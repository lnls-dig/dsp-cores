==> flow/design.v <==
module cic_decim
  #(
    parameter DATAIN_WIDTH = 16,
    parameter DATAOUT_WIDTH = DATAIN_WIDTH,
    parameter M = 2,
    parameter N = 5,
    parameter MAXRATE = 64,
    parameter BITGROWTH = 35,  
    parameter ROUND_CONVERGENT = 0
  )
  (
    input                      clk_i,
    input                      rst_i,
    input                      en_i,
    input [DATAIN_WIDTH-1:0]   data_i,
    output [DATAOUT_WIDTH-1:0] data_o,
    input                      act_i,
    input                      act_out_i,
    output                     val_o
  );
  localparam DATAOUT_FULL_WIDTH = DATAIN_WIDTH + BITGROWTH;
  localparam DATAOUT_EXTRA_BITS = DATAOUT_FULL_WIDTH - DATAOUT_WIDTH;
  wire [DATAOUT_FULL_WIDTH-1:0] datain_extended;
  reg [DATAOUT_FULL_WIDTH-1:0]  integrator [0:N-1];
  reg [DATAOUT_FULL_WIDTH-1:0]  diffdelay [0:N-1][0:M-1];
  reg [DATAOUT_FULL_WIDTH-1:0]  pipe [0:N-1];
  wire[DATAOUT_FULL_WIDTH-1:0]  data_int;
  wire[DATAOUT_WIDTH-1:0]       data_out;
  reg [DATAOUT_WIDTH-1:0]       data_out_reg;
  reg                               val_int =  {{1'b0}};
  wire                              val_out;
  reg                               val_out_reg =  {{1'b0}};
  reg                               act_int [0:N-1];
  reg                               act_comb [0:N-1];
  integer                           i,j;
  assign datain_extended = {{(BITGROWTH){data_i[DATAIN_WIDTH-1]}},data_i};
  always @(posedge clk_i)
    if (rst_i)
      for (i=0; i<N; i=i+1) begin
        integrator[i] <= {{1'b0}};
        act_int[i] <= {{1'b0}};
      end
    else if (en_i) begin
      if (act_i) begin
        integrator[0] <= integrator[0] + datain_extended;
        act_int[0] <= 1'b1;
        for (i=1; i<N; i=i+1) begin
          integrator[i] <= integrator[i] + integrator[i-1];
          act_int[i] <= act_int[i-1];
        end
      end
      else begin
        if (act_out_i) begin
          act_int[N-1] <= 1'b0;
        end
      end
    end
  always @(posedge clk_i) begin
    if (rst_i) begin
      for (i=0; i<N; i=i+1) begin
        pipe[i] <= {{1'b0}};
        act_comb[i] <= {{1'b0}};
        for (j=0; j<M; j=j+1)
          diffdelay[i][j] <= {{1'b0}};
      end
      val_int <= 1'b0;
    end
    else begin
      if (en_i) begin
        if (act_out_i && act_int[N-1]) begin
           diffdelay[0][0] <= integrator[N-1];
           for (j=1; j<M; j=j+1)
             diffdelay[0][j] <= diffdelay[0][j-1];
           pipe[0] <= integrator[N-1] - diffdelay[0][M-1];
           act_comb[0] <= 1'b1;
           for (i=1; i<N; i=i+1) begin
             diffdelay[i][0] <= pipe[i-1];
             for (j=1; j<M; j=j+1)
               diffdelay[i][j] <= diffdelay[i][j-1];
             pipe[i] <= pipe[i-1] - diffdelay[i][M-1];
             act_comb[i] <= act_comb[i-1];
           end
           if(N==1)
             val_int <= 1'b1;
           else
             val_int <= act_comb[N-2];  
        end  
        else begin
          val_int <= 1'b0;
        end  
      end  
    end  
  end  
  assign data_int = pipe[N-1];
  generate
    if (DATAOUT_EXTRA_BITS==0) begin
      assign data_out = data_int[DATAOUT_FULL_WIDTH-1:0];
    end
    else if (DATAOUT_EXTRA_BITS > 0) begin
      if (ROUND_CONVERGENT) begin
        assign data_out = data_int[DATAOUT_FULL_WIDTH-1:DATAOUT_EXTRA_BITS] +
            ((data_int[DATAOUT_EXTRA_BITS-1:0] == {1'b1, {(DATAOUT_EXTRA_BITS-1){1'b0}}}) ?
               data_int[DATAOUT_EXTRA_BITS] : data_int[DATAOUT_EXTRA_BITS-1]);
      end
      else begin
        assign data_out = data_int[DATAOUT_FULL_WIDTH-1:DATAOUT_EXTRA_BITS];
      end
    end
    else begin  
      assign data_out = {{(DATAOUT_WIDTH-DATAOUT_FULL_WIDTH){data_int[DATAOUT_FULL_WIDTH-1]}}, data_int};
    end
  endgenerate
  assign val_out = val_int;
  always @(posedge clk_i) begin
    if (rst_i) begin
      data_out_reg <= {{1'b0}};
      val_out_reg <= {{1'b0}};
    end
    else begin
      if (en_i) begin
        data_out_reg <= data_out;
        val_out_reg <= val_out;
      end
    end
  end
  assign data_o = data_out_reg;
  assign val_o = val_out_reg;
endmodule
### Reports on cic_decim

What the tools print for cic_decim, step after step.
Lines are those of the file above, counted from 1.
Library cell names are shortened.
A cell with n/a has no value.

| design | value |
|---|---|
| design top | cic_decim |
| clock | clk_i |
| library | sky130hd |
| timing corner | tt_025C_1v80 |

### Word-level counts

Yosys after proc, flatten, opt, wreduce and memory -nomap, before mapping. Print and check cells are not counted. Equal cells are merged and count once.

| cells by class | value |
|---|---|
| add/subtract/negate cells | 10 |
| muxes and demuxes | 3 |
| reductions and logical operators | 5 |

Operator list:

| cell | count |
|---|---|
| adder 51 bit | 5 |
| subtractor 51 bit | 5 |
| AND reduction 2 bit | 3 |
| 2-to-1 mux 1 bit | 3 |
| nonzero test 2 bit | 1 |
| logical AND 1 bit | 1 |

| storage and ports | value |
|---|---|
| bits in registers | 1047 |
| bits of input ports | 21 |
| output and inout port bits | 17 |
| elaborated cells | 50 |

### Longest topological paths

Yosys ltp: most cells in a row. Word level: on the elaborated netlist, between registers, memories and ports. Mapped: between sequential cells and ports; inverters and the memories' decode and read muxes count.

| depth | value |
|---|---|
| depth after elaboration | 2 |
| ABC_AREA | 1 |
| mapped depth | 18 |
| gate-level depth less buffers | 18 |

### Mapped cells and area

The flow's flattened synthesis, as Yosys stat reports it; memories are mapped. The netlist is that of the ABC_AREA named above (0 if unset); the other value can give another one.
Totals and module areas in this step are rounded.

Cell types:

| type | count | area in all (µm²) |
|---|---|---|
| dfxtp_1 | 1012 | 2.03E+04 |
| nand2_1 | 3211 | 1.21E+04 |
| inv_1 | 2096 | 7.87E+03 |
| nor2_1 | 1968 | 7.39E+03 |
| ha_1 | 499 | 6.24E+03 |
| o21ai_0 | 1044 | 5.23E+03 |
| a21oi_1 | 1040 | 5.2E+03 |
| nand3_1 | 599 | 3E+03 |
| xor2_1 | 116 | 1.02E+03 |
| nand4_1 | 127 | 794.512 |
| clkbuf_1 | 210 | 788.256 |
| o21bai_1 | 71 | 533.011 |
| buf_2 | 102 | 510.49 |
| nand2_2 | 64 | 400.384 |
| nor2_2 | 61 | 381.616 |
| nor3_1 | 75 | 375.36 |
| o21a_1 | 31 | 232.723 |
| nand3b_1 | 25 | 187.68 |

Other cell types: 27; their cells: 290.

| mapped netlist | value |
|---|---|
| mapped cells | 12641 |
| mapped area | 75000 µm² |
| sequential area | 20000 µm² |
| mapped flip-flops | 1012 |
| buffers | 334 |

### Timing after synthesis

OpenSTA on the mapped netlist: ideal clock, no wires. The path of least setup slack (recovery checks aside). Input and output delay are each 20% of the period. Register names are those of the netlist, which keeps one name where synthesis merged equal registers.

| timing path after synthesis | value |
|---|---|
| path kind | input to register |
| start | input port data_i[0] |
| end | register integrator[0][34] |
| period | 5110 ps |
| input delay | 1022 ps |
| library setup time | 117 ps |
| time at the first pin | 1022 ps |
| data arrival time | 2556 ps |
| required time | 4993 ps |
| path slack | 2437 ps |
| path delay | 1651 ps |
| driving pins on the path | 17 |
| path buffers | 0 |
| synthesis period reached | 2673 ps |

"path delay" is the arrival time less input delay plus setup time.
"driving pins on the path": output pins that drive a net of the path, with the launching flip-flop's if there is one; two outputs of one cell count as two.
"synthesis period reached" is the clock period less the worst setup slack; recovery checks do not enter. This is arithmetic on one report: input and output delays are still those of the set period (20% each).
Between the ends stands the longest chain of elaborated cells between them, by number of cells; it is not shown to be the way that was timed. Of several equally long chains one is given.
A line is the first line of the expression or statement that the cell stems from. Yosys adds cells for indexed reads and writes and turns some case tables into memories.

| on the way, after synthesis | value |
|---|---|
| cell sequence | ha_1 inv_1 fa_1 inv_1 nand3_1 nand2_1 nand2_1 nand2_1 nand2_1 nand2_2 nand2_1 nand2_2 a21oi_1 nand2_1 nand2_1 nor2_1 nor2_1 |
| length of the longest elaborated chain | 1 |
| elaborated cells between the ends (all ways) | 1 |
| source lines of those cells | 1 |
| those cells by class | 1 x add/sub |

Ends and longest elaborated chain, after synthesis:

| item | line | text |
|---|---|---|
| start, declared | 15 | `input [DATAIN_WIDTH-1:0]   data_i,` |
| adder 51 bit | 45 | `integrator[0] <= integrator[0] + datain_extended;` |
| end, assigned | 40 | `integrator[i] <= {{1'b0}};` |
| end, assigned | 45 |  |
| end, declared | 24 | `reg [DATAOUT_FULL_WIDTH-1:0]  integrator [0:N-1];` |

FLOW RESULTS
============

Top module cic_decim; platform sky130hd; tools Yosys and OpenROAD; 2 stored runs in no particular order. Input and output delays are each 20% of the period that was set; the output load is 0.01 pF.

#### Run 1

| setting | value |
|---|---|
| period_ns | `6.15` |
| CORE_UTILIZATION | `69` |
| SETUP_SLACK_MARGIN | `-0.51` |
| PLACE_DENSITY_LB_ADDON | `0.18` |
| CELL_PAD_IN_SITES_GLOBAL_PLACEMENT | `1` |
| CELL_PAD_IN_SITES_DETAIL_PLACEMENT | `1` |
| TNS_END_PERCENT | `10` |
| ABC_AREA | `1` |
| GPL_ROUTABILITY_DRIVEN | `1` |
| CAP_MARGIN | `25` |
| MIN_ROUTING_LAYER | `met1` |
| CORE_MARGIN | `2` |
| SLEW_MARGIN | `20` |

Not finished: placement ended with error FLW-0024.

#### Run 2

| setting | value |
|---|---|
| period_ns | `4.25` |
| CORE_UTILIZATION | `67` |
| SETUP_SLACK_MARGIN | `0.92` |
| PLACE_DENSITY | `0.79` |
| CELL_PAD_IN_SITES_GLOBAL_PLACEMENT | `1` |
| GPL_ROUTABILITY_DRIVEN | `1` |
| SLEW_MARGIN | `10` |
| MIN_ROUTING_LAYER | `met1` |
| CAP_MARGIN | `20` |
| CORE_MARGIN | `2` |

Not finished: placement ended with error GPL-0301.
